==> flow/design.v <==
module dist_ram_dp #(parameter DATA_WIDTH=32, ADDR_WIDTH_RAM=7) (
    input clk,
    input wen,
    input [ADDR_WIDTH_RAM-1:0] addrR,
    input [ADDR_WIDTH_RAM-1:0] addrW,
    input [DATA_WIDTH-1:0] din,
    output [DATA_WIDTH-1:0] dout
    );
    localparam ARRAY_SIZE = 1 << ADDR_WIDTH_RAM;
    reg [DATA_WIDTH-1:0] ram [0:ARRAY_SIZE-1];
    always@(posedge clk)
    begin
        if (wen)
        begin
            ram[addrW] <= din;
        end
    end
    assign dout = ram[addrR];
endmodule
`timescale 1ns / 1ps
module serial_merge_top(inputA
                           ,inputB
				           ,start_in
						   ,start_out
				           ,clk
				           ,rst
				           ,outA
						   ,outB
						   ,in_ctrl_addr
						   ,out_ctrl_addr
    );
	parameter BLOCK_NUM = 1;
	parameter DATA_WIDTH = 32;
	parameter DATA_PARALLELSIM = 16 * BLOCK_NUM;
	parameter SEQ_SIZE = 512 * BLOCK_NUM;                 
	parameter NUM_STAGES = $clog2(DATA_PARALLELSIM);
	input  [DATA_WIDTH-1:0] inputA, inputB;
	input  start_in;
	input  in_ctrl_addr;
	input  clk, rst;
	output out_ctrl_addr;
	output start_out;
	output [DATA_WIDTH-1:0] outA, outB;
    wire start_out_w_i [NUM_STAGES-1:0];
	wire [DATA_WIDTH-1:0] outA_i [NUM_STAGES-1:0];
	wire [DATA_WIDTH-1:0] outB_i [NUM_STAGES-1:0];
	wire out_ctrl_addr_i [NUM_STAGES-1:0];
	serial_merge_stage #(DATA_WIDTH, 2) sms0(.inputA(inputA)
                                            ,.inputB(inputB)
				                            ,.start_in(start_in)
						                    ,.start_out(start_out_w_i[0])
				                            ,.clk(clk)
				                            ,.rst(rst)
				                            ,.outA(outA_i[0])
						                    ,.outB(outB_i[0])
						                    ,.in_ctrl_addr(out_ctrl_addr_i[0])
						                    ,.out_ctrl_addr(out_ctrl_addr)
											);						
	genvar i;
	generate
	for(i=0; i<NUM_STAGES-2; i=i+1)
	begin: SERIAL_MERGE
	serial_merge_stage #(DATA_WIDTH, 1<<(i+2)) sms_i(.inputA(outA_i[i])
                                            ,.inputB(outB_i[i])
				                            ,.start_in(start_out_w_i[i])
						                    ,.start_out(start_out_w_i[i+1])
				                            ,.clk(clk)
				                            ,.rst(rst)
				                            ,.outA(outA_i[i+1])
						                    ,.outB(outB_i[i+1])
						                    ,.in_ctrl_addr(out_ctrl_addr_i[i+1])
						                    ,.out_ctrl_addr(out_ctrl_addr_i[i])
											);	
    end
	endgenerate
	serial_merge_stage #(DATA_WIDTH, 1<<NUM_STAGES) sms_n(.inputA(outA_i[NUM_STAGES-2])
                                                         ,.inputB(outB_i[NUM_STAGES-2])
				                                         ,.start_in(start_out_w_i[NUM_STAGES-2])
						                                 ,.start_out(start_out)
				                                         ,.clk(clk)
				                                         ,.rst(rst)
				                                         ,.outA(outA)
						                                 ,.outB(outB)
						                                 ,.in_ctrl_addr(in_ctrl_addr)
						                                 ,.out_ctrl_addr(out_ctrl_addr_i[NUM_STAGES-2])
						   );
endmodule
module serial_merge(inputA
                   ,inputB
				   ,clk
				   ,rst
				   ,ctrl_addr
				   ,out
    );
	parameter DATA_WIDTH = 32;
	parameter SEQ_SIZE = 64;
	input[DATA_WIDTH-1:0] inputA;
	input[DATA_WIDTH-1:0] inputB;
	input clk;
	input rst;
	output ctrl_addr;
	output reg[DATA_WIDTH-1:0] out;
	wire ctrl_addr_w;
	assign ctrl_addr_w = (inputA > inputB);
	always@(posedge clk or posedge rst)
	begin
	  if(rst)
	  begin
		out <= 0;
	  end
	  else
	  begin
		  out <= (ctrl_addr_w ? inputB: inputA);
	  end
	end
	assign ctrl_addr = ctrl_addr_w;
endmodule
module demux_1_to_2 #(parameter DATA_WIDTH = 32) (
    input ctrl,
    input [DATA_WIDTH-1:0] in,
    output reg [DATA_WIDTH-1:0] out0,
    output reg [DATA_WIDTH-1:0] out1
    );
    always @(*)
    begin
      if(!ctrl)
          begin out0 <= in; out1 <= 32'h0000_0000; end
      else
          begin out0 <= 32'h0000_0000; out1 <= in; end
    end
endmodule
module serial_merge_stage(inputA
                         ,inputB
				         ,start_in
						 ,start_out
				         ,clk
				         ,rst
				         ,outA
						 ,outB
						 ,in_ctrl_addr
						 ,out_ctrl_addr
    );
	parameter DATA_WIDTH = 32;
	parameter SEQ_SIZE = 64;                        
	parameter ADDR_WIDTH_RAM = $clog2(SEQ_SIZE)+1;  
	input  [DATA_WIDTH-1:0] inputA, inputB;
	input  start_in;
	input  in_ctrl_addr;
	input  clk, rst;
	output out_ctrl_addr;
	output reg start_out;	
	output [DATA_WIDTH-1:0] outA, outB;
	reg start_out_r;
	reg [ADDR_WIDTH_RAM-1:0] addrAR, addrAW, addrBR, addrBW;
	reg wenA, wenB;   
	wire [DATA_WIDTH-1:0] doutA, doutB;		 
    wire [DATA_WIDTH-1:0] dinA, dinB;	
	wire [ADDR_WIDTH_RAM-1:0]  addrAR_w, addrBR_w;
	generate
	if(SEQ_SIZE > 128)
	begin: mem_gen
	  bram_dp #(DATA_WIDTH,ADDR_WIDTH_RAM) output_bufferA(.clk(clk)
                                                     ,.wen(wenA)
                                                     ,.en(1'b1)
                                                     ,.addrR(addrAR_w)
													 ,.addrW(addrAW)
                                                     ,.din(dinA)
                                                     ,.dout(doutA));
	 bram_dp #(DATA_WIDTH,ADDR_WIDTH_RAM) output_bufferB(.clk(clk)
                                                     ,.wen(wenB)
                                                     ,.en(1'b1)
                                                     ,.addrR(addrBR_w)
													 ,.addrW(addrBW)
                                                     ,.din(dinB)
                                                     ,.dout(doutB));
	end
	else
	begin: mem_gen
	  wire [DATA_WIDTH-1:0] doutA_w,doutB_w;
	  reg [DATA_WIDTH-1:0] doutA_r,doutB_r;
	  dist_ram_dp #(DATA_WIDTH,ADDR_WIDTH_RAM) output_bufferA(.clk(clk)
                                                          ,.wen(wenA)
                                                          ,.addrR(addrAR_w)
													      ,.addrW(addrAW)
                                                          ,.din(dinA)
                                                          ,.dout(doutA_w));
      dist_ram_dp #(DATA_WIDTH,ADDR_WIDTH_RAM) output_bufferB(.clk(clk)
                                                          ,.wen(wenB)
                                                          ,.addrR(addrBR_w)
													      ,.addrW(addrBW)
                                                          ,.din(dinB)
                                                          ,.dout(doutB_w));
	  always@(posedge clk)
	  begin
	    doutA_r <= doutA_w;
		doutB_r <= doutB_w;
	  end
	  assign doutA = doutA_r;
	  assign doutB = doutB_r;
	end
	endgenerate
	wire[DATA_WIDTH-1:0] merged_num;
	wire out_ctrl_addr_w;
	reg ctrl_demux;
	serial_merge #(DATA_WIDTH,SEQ_SIZE) sm_node(.inputA(inputA)
                                               ,.inputB(inputB)
				                               ,.clk(clk)
				                               ,.rst(rst)
											   ,.ctrl_addr(out_ctrl_addr_w)
				                               ,.out(merged_num)
	);
	assign out_ctrl_addr = out_ctrl_addr_w;
	demux_1_to_2 #(DATA_WIDTH) mux_inst(.ctrl(ctrl_demux)
                                     ,.in(merged_num)
                                     ,.out0(dinA)
                                     ,.out1(dinB)
    );
    reg [4:0] state;	
	reg A_P1_empty, A_P2_empty, B_P1_empty, B_P2_empty;
	wire in_ctrl_addr_w;
	reg start_rAB;
	wire finish_wr_P1_or_P2;
	assign finish_wr_P1_or_P2 = ((addrBW == (1<<(ADDR_WIDTH_RAM-1)) -1 ) || (addrBW == (1<<(ADDR_WIDTH_RAM)) -1 ));
	always@(posedge clk or posedge rst)
	begin
	  if(rst)
	  begin
	    start_rAB <= 0;
		A_P1_empty <= 0;
		A_P2_empty <= 0;
		B_P1_empty <= 0;
		B_P2_empty <= 0;
	  end
	  else
	  begin
	    start_rAB <= finish_wr_P1_or_P2;
	    A_P1_empty <= ((addrAR == ((1<<(ADDR_WIDTH_RAM-1)) - 1) ) &  (!in_ctrl_addr_w) | (addrAR == 1<<(ADDR_WIDTH_RAM-1) & addrBR < 1<<(ADDR_WIDTH_RAM-1) & (state[3] | state[4])));
	    A_P2_empty <= ((addrAR == ((1<<ADDR_WIDTH_RAM) -1 )  )  &   (!in_ctrl_addr_w) | (addrAR == 0 & addrBR >= 1<<(ADDR_WIDTH_RAM-1) & (state[1] | state[2])));
	    B_P1_empty <= ((addrBR == ((1<<(ADDR_WIDTH_RAM-1)) - 1))  & in_ctrl_addr_w | (addrBR == 1<<(ADDR_WIDTH_RAM-1) & addrAR < 1<<(ADDR_WIDTH_RAM-1) & (state[3] | state[4])));
	    B_P2_empty <= ((addrBR == ((1<<ADDR_WIDTH_RAM) -1 ) )  &  in_ctrl_addr_w | (addrBR == 0 & addrAR >= 1<<(ADDR_WIDTH_RAM-1) & (state[1] | state[2]) ));
	  end
	end
	assign addrAR_w = addrAR + ( (A_P1_empty || A_P2_empty || start_rAB)	                             
	                           ? 0
							   : (!in_ctrl_addr_w));
	assign addrBR_w = addrBR + ( (B_P1_empty || B_P2_empty || start_rAB)                             
	                           ? 0
							   : in_ctrl_addr_w);
	assign in_ctrl_addr_w = (rst ? 0 : in_ctrl_addr);  
	assign outA = ((A_P1_empty || A_P2_empty) ? {DATA_WIDTH{1'b1}} : doutA);
	assign outB = ((B_P1_empty || B_P2_empty) ? {DATA_WIDTH{1'b1}} : doutB);
	localparam
	INITIAL =    5'b00001,
	WRITE_A_P1 = 5'b00010,
	WRITE_B_P1 = 5'b00100,
	WRITE_A_P2 = 5'b01000,
	WRITE_B_P2 = 5'b10000;
	always@(posedge clk or posedge rst)
	begin
	if(rst)
	  begin
	      state <= INITIAL;
	  	  start_out_r <= 0;
		  addrAR <= 0;
		  addrBR <= 0;
		  addrAW <= 0;  			 
	  	  addrBW <= 0;
	  end
	else
	  begin
		start_out <= start_out_r;
	    case(state)
	  	INITIAL:
	  	begin
	  	    if(start_in)
	  	    begin
	  	      state <= WRITE_A_P1;		   
	  		  addrAW <= 0;  			 
	  		  addrBW <= 0;
	  		  wenA <= 1; 
	  		  wenB <= 0;
	  		  ctrl_demux <= 0;
	  		  addrAR <= (1<<(ADDR_WIDTH_RAM-1)); 
	  		  addrBR <= (1<<(ADDR_WIDTH_RAM-1));  
	  		  start_out_r <= 0;   
	  	    end
	  	end
	  	WRITE_A_P1:
	  	begin
	  		addrAW <= addrAW + 1;
	  	    if(addrAW == (1<<(ADDR_WIDTH_RAM-1)) - 1)
	  		begin
	  		  state <= WRITE_B_P1;
	  		  wenA <= 0;
	  		  wenB <= 1;
	  		  ctrl_demux <= 1;
	  		end
	  		addrAR <= addrAR_w;
	  		addrBR <= addrBR_w;
	  	end
	  	WRITE_B_P1:
	  	begin
	  		addrBW <= addrBW + 1;
	  	    if(addrBW == (1<<(ADDR_WIDTH_RAM-1)) - 1)
	  		begin
	  		  state <= WRITE_A_P2;
	  		  wenA <= 1;
	  		  wenB <= 0;
	  		  ctrl_demux <= 0;
			  start_out_r <= 1;
			  addrAR <= 0;
			  addrBR <= 0;
	  		end
	  		else
			begin
			  addrAR <= addrAR_w;
	  		  addrBR <= addrBR_w;
			end
	  	end
	  	WRITE_A_P2:
	  	begin
	  	    addrAW <= addrAW + 1;
	  	    if(addrAW == (1<<(ADDR_WIDTH_RAM))-1)
	  		begin
	  		  state <= WRITE_B_P2;
	  		  wenA <= 0;
	  		  wenB <= 1;
	  		  ctrl_demux <= 1;
	  		end
	  		addrAR <= addrAR_w;
	  		addrBR <= addrBR_w;
	  	end
	  	WRITE_B_P2:
	  	begin
	  	    addrBW <= addrBW + 1;
	  	    if(addrBW == (1<<(ADDR_WIDTH_RAM))-1)
	  		begin
	  		  state <= WRITE_A_P1;
	  		  wenA <= 1;
	  		  wenB <= 0;
	  		  ctrl_demux <= 0;
	  		  start_out_r <= 1;
	  		  addrAW <= 0;  			 
	  		  addrBW <= 0;
	  		  addrAR <= (1<<(ADDR_WIDTH_RAM-1)); 
	  		  addrBR <= (1<<(ADDR_WIDTH_RAM-1));  
	  		end
            else			
	  		begin
			  addrAR <= addrAR_w;
	  		  addrBR <= addrBR_w;
			end
	  	end
	  	endcase
	  end
	end
endmodule
Step by step through the tools: serial_merge_top
Tool output for the design above, in the order of the flow.
Lines are those of the file above, counted from 1.
The mark - stands for no value.
- top module: serial_merge_top
- clock input: clk
- library: sky130hd
- timing corner: tt_025C_1v80

Word-level counts
Yosys after proc, flatten, opt, wreduce and memory -nomap, before mapping. Print and check cells are not counted.
Yosys's memory passes give these memory sizes; they may raise the number of words (mostly to a power of two), join words into wider ones and drop unused or constant bits.
- noted word width x clocked read ports: 256
- output and inout port bits at 66
- memories at 8
- noted flip-flop bits (word level): 240
- noted RAM bits: 3840
- noted word-level cells: 513
- $lt $le $gt $ge: 20
- noted reductions and logical operators: 80
- multiplexer cells: 176
- $add $sub $neg: 16
- equality and inequality tests: 80
- noted bitwise gates (word level): 73
- memories (name ; depth ; bits a word ; read ports ; write ports ; RTL line ; text):
    sms_n.mem_gen.output_bufferA.ram ; 32 ; 32 ; 1 ; 1 ; 10 ; reg [DATA_WIDTH-1:0] ram [0:ARRAY_SIZE-1];
    sms_n.mem_gen.output_bufferB.ram ; 32 ; 32 ; 1 ; 1 ; 10 ;
    SERIAL_MERGE[1].sms_i.mem_gen.output_bufferA.ram ; 16 ; 32 ; 1 ; 1 ; 10 ;
    SERIAL_MERGE[1].sms_i.mem_gen.output_bufferB.ram ; 16 ; 32 ; 1 ; 1 ; 10 ;
    SERIAL_MERGE[0].sms_i.mem_gen.output_bufferA.ram ; 8 ; 32 ; 1 ; 1 ; 10 ;
    SERIAL_MERGE[0].sms_i.mem_gen.output_bufferB.ram ; 8 ; 32 ; 1 ; 1 ; 10 ;
Further memories, not shown: 2.
- operators by type and width (operator ; count):
    2-to-1 mux 32 bit ; 24
    2-to-1 mux 5 bit ; 30
    > comparator 32 bit ; 4
    parallel mux 5 bit (select 5 bit) ; 4
    2-to-1 mux 1 bit ; 60
    equality test 5 bit (second input constant) ; 10
    bitwise AND 1 bit ; 48
    equality test 5 x 4 -> 1 bit (second input constant) ; 8
    2-to-1 mux 4 bit ; 10
    parallel mux 5 bit (select 4 bit) ; 2
    parallel mux 1 bit (select 5 bit) ; 8
    != test 2 x 1 -> 1 bit (second input constant) ; 17
    parallel mux 4 bit (select 4 bit) ; 2
    2-to-1 mux 3 bit ; 10
    parallel mux 5 bit (select 3 bit) ; 2
    AND reduction 7 bit ; 4
    bitwise OR 1 bit ; 24
    nonzero test 3 bit ; 8
    equality test 4 bit (second input constant) ; 6
    AND reduction 6 bit ; 4
    parallel mux 4 bit (select 3 bit) ; 2
    parallel mux 3 bit (select 4 bit) ; 2
    logical OR 1 bit ; 20
    equality test 5 x 1 -> 1 bit (second input constant) ; 4
    equality test 5 x 2 -> 1 bit (second input constant) ; 4
    equality test 5 x 3 -> 1 bit (second input constant) ; 4
    nonzero test 5 bit ; 4
    2-to-1 mux 2 bit ; 10
Not listed: further kinds 37, cells in them 110.

Depth
Longest topological path by Yosys (ltp), each cell counted once; first at word level (registers and memories cut), then after technology mapping (sequential cells cut; the memories' decode and read muxes count).
- word-level depth at 9
- noted ABC_AREA: 0
- noted gate-level depth with buffers: 19
- gate-level depth less buffers at 15

After synthesis
The flow's flattened synthesis, as Yosys stat reports it; memories are mapped. The netlist is that of the ABC_AREA named above (0 if unset); the other value can give another one.
- cell types (type ; count ; area in all (sq um)):
    sky130_fd_sc_hd__edfxtp_1 ; 3852 ; 1.16E+05
    sky130_fd_sc_hd__mux4_2 ; 1024 ; 2.31E+04
    sky130_fd_sc_hd__dfrtp_1 ; 224 ; 5.61E+03
    sky130_fd_sc_hd__dfxtp_1 ; 256 ; 5.12E+03
    sky130_fd_sc_hd__nand2_1 ; 680 ; 2.55E+03
    sky130_fd_sc_hd__ha_1 ; 176 ; 2.2E+03
    sky130_fd_sc_hd__nand3_1 ; 360 ; 1.8E+03
    sky130_fd_sc_hd__nor2_1 ; 345 ; 1.29E+03
    sky130_fd_sc_hd__mux2i_1 ; 101 ; 1010.97
    sky130_fd_sc_hd__clkbuf_1 ; 265 ; 994.704
    sky130_fd_sc_hd__nor2b_1 ; 139 ; 869.584
    sky130_fd_sc_hd__mux2_2 ; 69 ; 776.995
    sky130_fd_sc_hd__inv_1 ; 175 ; 656.88
    sky130_fd_sc_hd__o21ai_0 ; 123 ; 615.59
    sky130_fd_sc_hd__buf_2 ; 99 ; 495.475
    sky130_fd_sc_hd__or3_1 ; 72 ; 450.432
    sky130_fd_sc_hd__a21oi_1 ; 78 ; 390.374
    sky130_fd_sc_hd__mux2_4 ; 24 ; 360.346
Not listed: further types 70, cells in them 402.
- flip-flops at 4336
- cell count: 8464
- noted mapped area: 166927.6 sq um
The figures by module come from a second, unflattened synthesis with its own total; it is not the netlist above.
- cell total of the unflattened synthesis at 9411
- area (unflattened synthesis) at 170711.2 sq um
Rows give one instance, submodules left out.
- by module (module ; cells ; area (sq um) ; times used):
    dist_ram_dp ; 2228 ; 39852.0 ; 2
    dist_ram_dp ; 806 ; 19213.4 ; 2
    dist_ram_dp ; 383 ; 9825.7 ; 2
    dist_ram_dp ; 171 ; 4689.5 ; 2
    serial_merge_stage ; 343 ; 3649.8 ; 1
    serial_merge_stage ; 309 ; 3459.6 ; 1
    serial_merge_stage ; 291 ; 3231.8 ; 1
    serial_merge_stage ; 275 ; 3095.5 ; 1
    serial_merge ; 184 ; 2172.1 ; 1
    serial_merge ; 183 ; 2028.2 ; 1
    serial_merge ; 183 ; 2028.2 ; 1
    serial_merge ; 183 ; 2028.2 ; 1
    demux_1_to_2 #(DATA_WIDTH=32) ; 71 ; 464.2 ; 4
    serial_merge_top ; 0 ; 0.0 ; 1

Timing after synthesis
Path of least setup slack by OpenSTA after synthesis, without wires, with an ideal clock, recovery checks aside; 20% of the period is set as input and as output delay. Where synthesis merged equal registers, the netlist keeps one of their names.
- path type: input port to flip-flop
- start point: input port rst
- end point: register sms_n.mem_gen.doutB_r[22]
- noted buffers on the path: 4
- noted setup time: 0.128 ns
- stages at 14
- delay of the path at 7.778 ns
- launch time at the first pin at 3.520 ns
- noted setup slack: 6.302 ns
- input delay at 3.520 ns
- data arrival time at 11.170 ns
- noted clock period: 17.6 ns
- synthesis period reached at 11.298 ns
"delay of the path" = arrival - input delay + setup time.
"stages" counts driving pins, that of a launching flip-flop among them; a cell with two outputs on the path counts twice.
"synthesis period reached" = period - worst setup slack (recovery checks aside). The figure is calculated, with input and output delays left at 20% of the set period.
The rows between start and end are the longest chain of elaborated cells between them; the timing report does not say that the signal goes this way. Where chains are equally long, one stands for them.
Each line given opens the expression or statement behind the cell; cells for indexed reads and writes are added by Yosys, which also makes memories of some case tables.
- path through: sky130_fd_sc_hd__clkbuf_1 > sky130_fd_sc_hd__inv_1 > sky130_fd_sc_hd__nand2_1 > sky130_fd_sc_hd__nor4_1 > sky130_fd_sc_hd__ha_1 > sky130_fd_sc_hd__ha_1 > sky130_fd_sc_hd__clkbuf_1 > sky130_fd_sc_hd__clkbuf_1 > sky130_fd_sc_hd__buf_1 > sky130_fd_sc_hd__mux4_2 > sky130_fd_sc_hd__nand2_1 > sky130_fd_sc_hd__nand3_1 > sky130_fd_sc_hd__nand3_1 > sky130_fd_sc_hd__o21ai_0
- cells in the longest elaborated chain: 3
- noted elaborated cells on any way between the ends: 3
- source lines of those cells: 2
- RTL lines, path after synthesis (item ; RTL line ; text):
    start, declared ; 40 ; input clk, rst;
    2-to-1 mux 1 bit ; 249 ; assign in_ctrl_addr_w = (rst ? 0 : in_ctrl_addr);
    2-to-1 mux 1 bit ; 246 ; assign addrBR_w = addrBR + ( (B_P1_empty || B_P2_empty || start_rAB)
    adder 5 bit ; 246 ;
    end, declared ; 180 ; reg [DATA_WIDTH-1:0] doutA_r,doutB_r;

Path in the finished layout
Path of least setup slack in the final report of job 1 (OpenROAD, finished layout, wires in). Where an end is a register, its clock arrival counts in the times.
- path type: flip-flop to flip-flop
- start point: register SERIAL_MERGE[1].sms_i.B_P2_empty
- end point: register SERIAL_MERGE[1].sms_i.mem_gen.doutB_r[13]
- launch time at the first pin at 0.96 ns
- noted setup slack: 0.91 ns
- data arrival time at 6.05 ns
- noted setup time: 0.12 ns
- noted buffers on the path: 1
- stages at 14
- noted clock period: 6.14 ns
The rows between start and end are the longest chain of elaborated cells between them; the timing report does not say that the signal goes this way. Where chains are equally long, one stands for them.
- path through: sky130_fd_sc_hd__dfrtp_1 > sky130_fd_sc_hd__or2_2 > sky130_fd_sc_hd__nor2_1 > sky130_fd_sc_hd__ha_1 > sky130_fd_sc_hd__a21oi_1 > sky130_fd_sc_hd__o21ai_0 > sky130_fd_sc_hd__a221oi_1 > sky130_fd_sc_hd__o211ai_1 > sky130_fd_sc_hd__a22oi_2 > sky130_fd_sc_hd__nor4_1 > sky130_fd_sc_hd__ha_4 > sky130_fd_sc_hd__buf_4 > sky130_fd_sc_hd__mux4_2 > sky130_fd_sc_hd__mux4_2
- cells in the longest elaborated chain: 6
- noted elaborated cells on any way between the ends: 7
- RTL lines, path post-layout (item ; RTL line ; text):
    start, declared ; 219 ; reg A_P1_empty, A_P2_empty, B_P1_empty, B_P2_empty;
    start, assigned ; 232 ; B_P2_empty <= 0;
    start, assigned ; 240 ; B_P2_empty <= ((addrBR == ((1<<ADDR_WIDTH_RAM) -1 ) ) & in_ctrl_addr_w | (addrBR == 0 & addrAR >= 1<<(ADDR_WID ...
    logical OR 1 bit ; 251 ; assign outB = ((B_P1_empty || B_P2_empty) ? {DATA_WIDTH{1'b1}} : doutB);
    2-to-1 mux 32 bit ; 251 ;
    > comparator 32 bit ; 104 ; assign ctrl_addr_w = (inputA > inputB);
    2-to-1 mux 1 bit ; 249 ; assign in_ctrl_addr_w = (rst ? 0 : in_ctrl_addr);
    2-to-1 mux 1 bit ; 246 ; assign addrBR_w = addrBR + ( (B_P1_empty || B_P2_empty || start_rAB)
    adder 4 bit ; 246 ;
    end, declared ; 180 ; reg [DATA_WIDTH-1:0] doutA_r,doutB_r;

Flow measurements of serial_merge_top on sky130hd: 2 stored runs with different settings, listed in no order. Input and output delays are each 20% of the period that was set; the output load is 0.01 pF.
"reached clock period" means the clock period less the worst setup slack. The figure is calculated, with input and output delays left at 20% of the set period.
"critical setup path time" is the time allowed to the run's worst setup path (the clock period less input and output delay, where it has them) less its slack. Clock arrival times count: a late capture clock shortens it, a late launch clock lengthens it.
By "total power of the final layout" is meant OpenSTA's value without simulated activity: inputs other than the clock are taken to toggle once in ten clock periods, and the tool carries that through the logic.

Job 1

==> flow/run.sh <==
#!/bin/bash
# the make line also repeats the synthesis and layout settings of config.mk as NAME=value (left out here)
make -C /OpenROAD-flow-scripts/flow DESIGN_CONFIG=/design/flow/config.mk WORK_HOME=/design/flow/orfs CLKGATE_MAP_FILE= finish
==> flow/config.mk <==
export PLATFORM = sky130hd
export DESIGN_NAME = serial_merge_top
export DESIGN_NICKNAME = serial_merge_top
export VERILOG_FILES = /design/flow/design.v
export SDC_FILE = /design/flow/constraint.sdc
export NUM_CORES = 4
export LEC_CHECK = 0
export CAP_MARGIN = 5
export CORE_MARGIN = 2
export CORE_UTILIZATION = 15
export CTS_CLUSTER_SIZE = 38
export GPL_TIMING_DRIVEN = 1
export MAX_ROUTING_LAYER = met5
export PLACE_DENSITY = 0.45
export SETUP_SLACK_MARGIN = -0.27
export SLEW_MARGIN = 5
==> flow/constraint.sdc <==
create_clock -name core_clock -period 6.14 [get_ports {clk}]
set_input_delay 1.2280 -clock core_clock [delete_from_list [all_inputs] [get_ports {clk}]]
set_output_delay 1.2280 -clock core_clock [all_outputs]
set_load 0.01 [all_outputs]

Measured in job 1:
- total negative slack: 0.000 ns
- total power of the final layout: 61,367 µW
- noted the reached clock period: 5.234 ns
- noted the utilization after routing: 18.4%
- area of the synthesized netlist at 166,927.6 sq um
- final worst hold slack: 0.502 ns
- standard-cell area after layout: 203,710.0 sq um
- noted the critical setup path time: 5.23 ns
- critical path kind: flip-flop to flip-flop
- noted the worst setup slack after layout: 0.906 ns
- die outline area at 1,121,300.0 sq um

Job 2

==> flow/run.sh <==
#!/bin/bash
# the make line also repeats the synthesis and layout settings of config.mk as NAME=value (left out here)
make -C /OpenROAD-flow-scripts/flow DESIGN_CONFIG=/design/flow/config.mk WORK_HOME=/design/flow/orfs CLKGATE_MAP_FILE= finish
==> flow/config.mk <==
export PLATFORM = sky130hd
export DESIGN_NAME = serial_merge_top
export DESIGN_NICKNAME = serial_merge_top
export VERILOG_FILES = /design/flow/design.v
export SDC_FILE = /design/flow/constraint.sdc
export NUM_CORES = 4
export LEC_CHECK = 0
export CAP_MARGIN = 40
export CELL_PAD_IN_SITES_DETAIL_PLACEMENT = 2
export CORE_MARGIN = 2
export CORE_UTILIZATION = 60
export CTS_CLUSTER_DIAMETER = 137
export HOLD_SLACK_MARGIN = 0.17
export MAX_ROUTING_LAYER = met4
export SETUP_SLACK_MARGIN = 0.59
export SLEW_MARGIN = 20
export TNS_END_PERCENT = 5
==> flow/constraint.sdc <==
create_clock -name core_clock -period 14.3 [get_ports {clk}]
set_input_delay 2.8600 -clock core_clock [delete_from_list [all_inputs] [get_ports {clk}]]
set_output_delay 2.8600 -clock core_clock [all_outputs]
set_load 0.01 [all_outputs]

Job 2: incomplete, placement halted on a tool error.
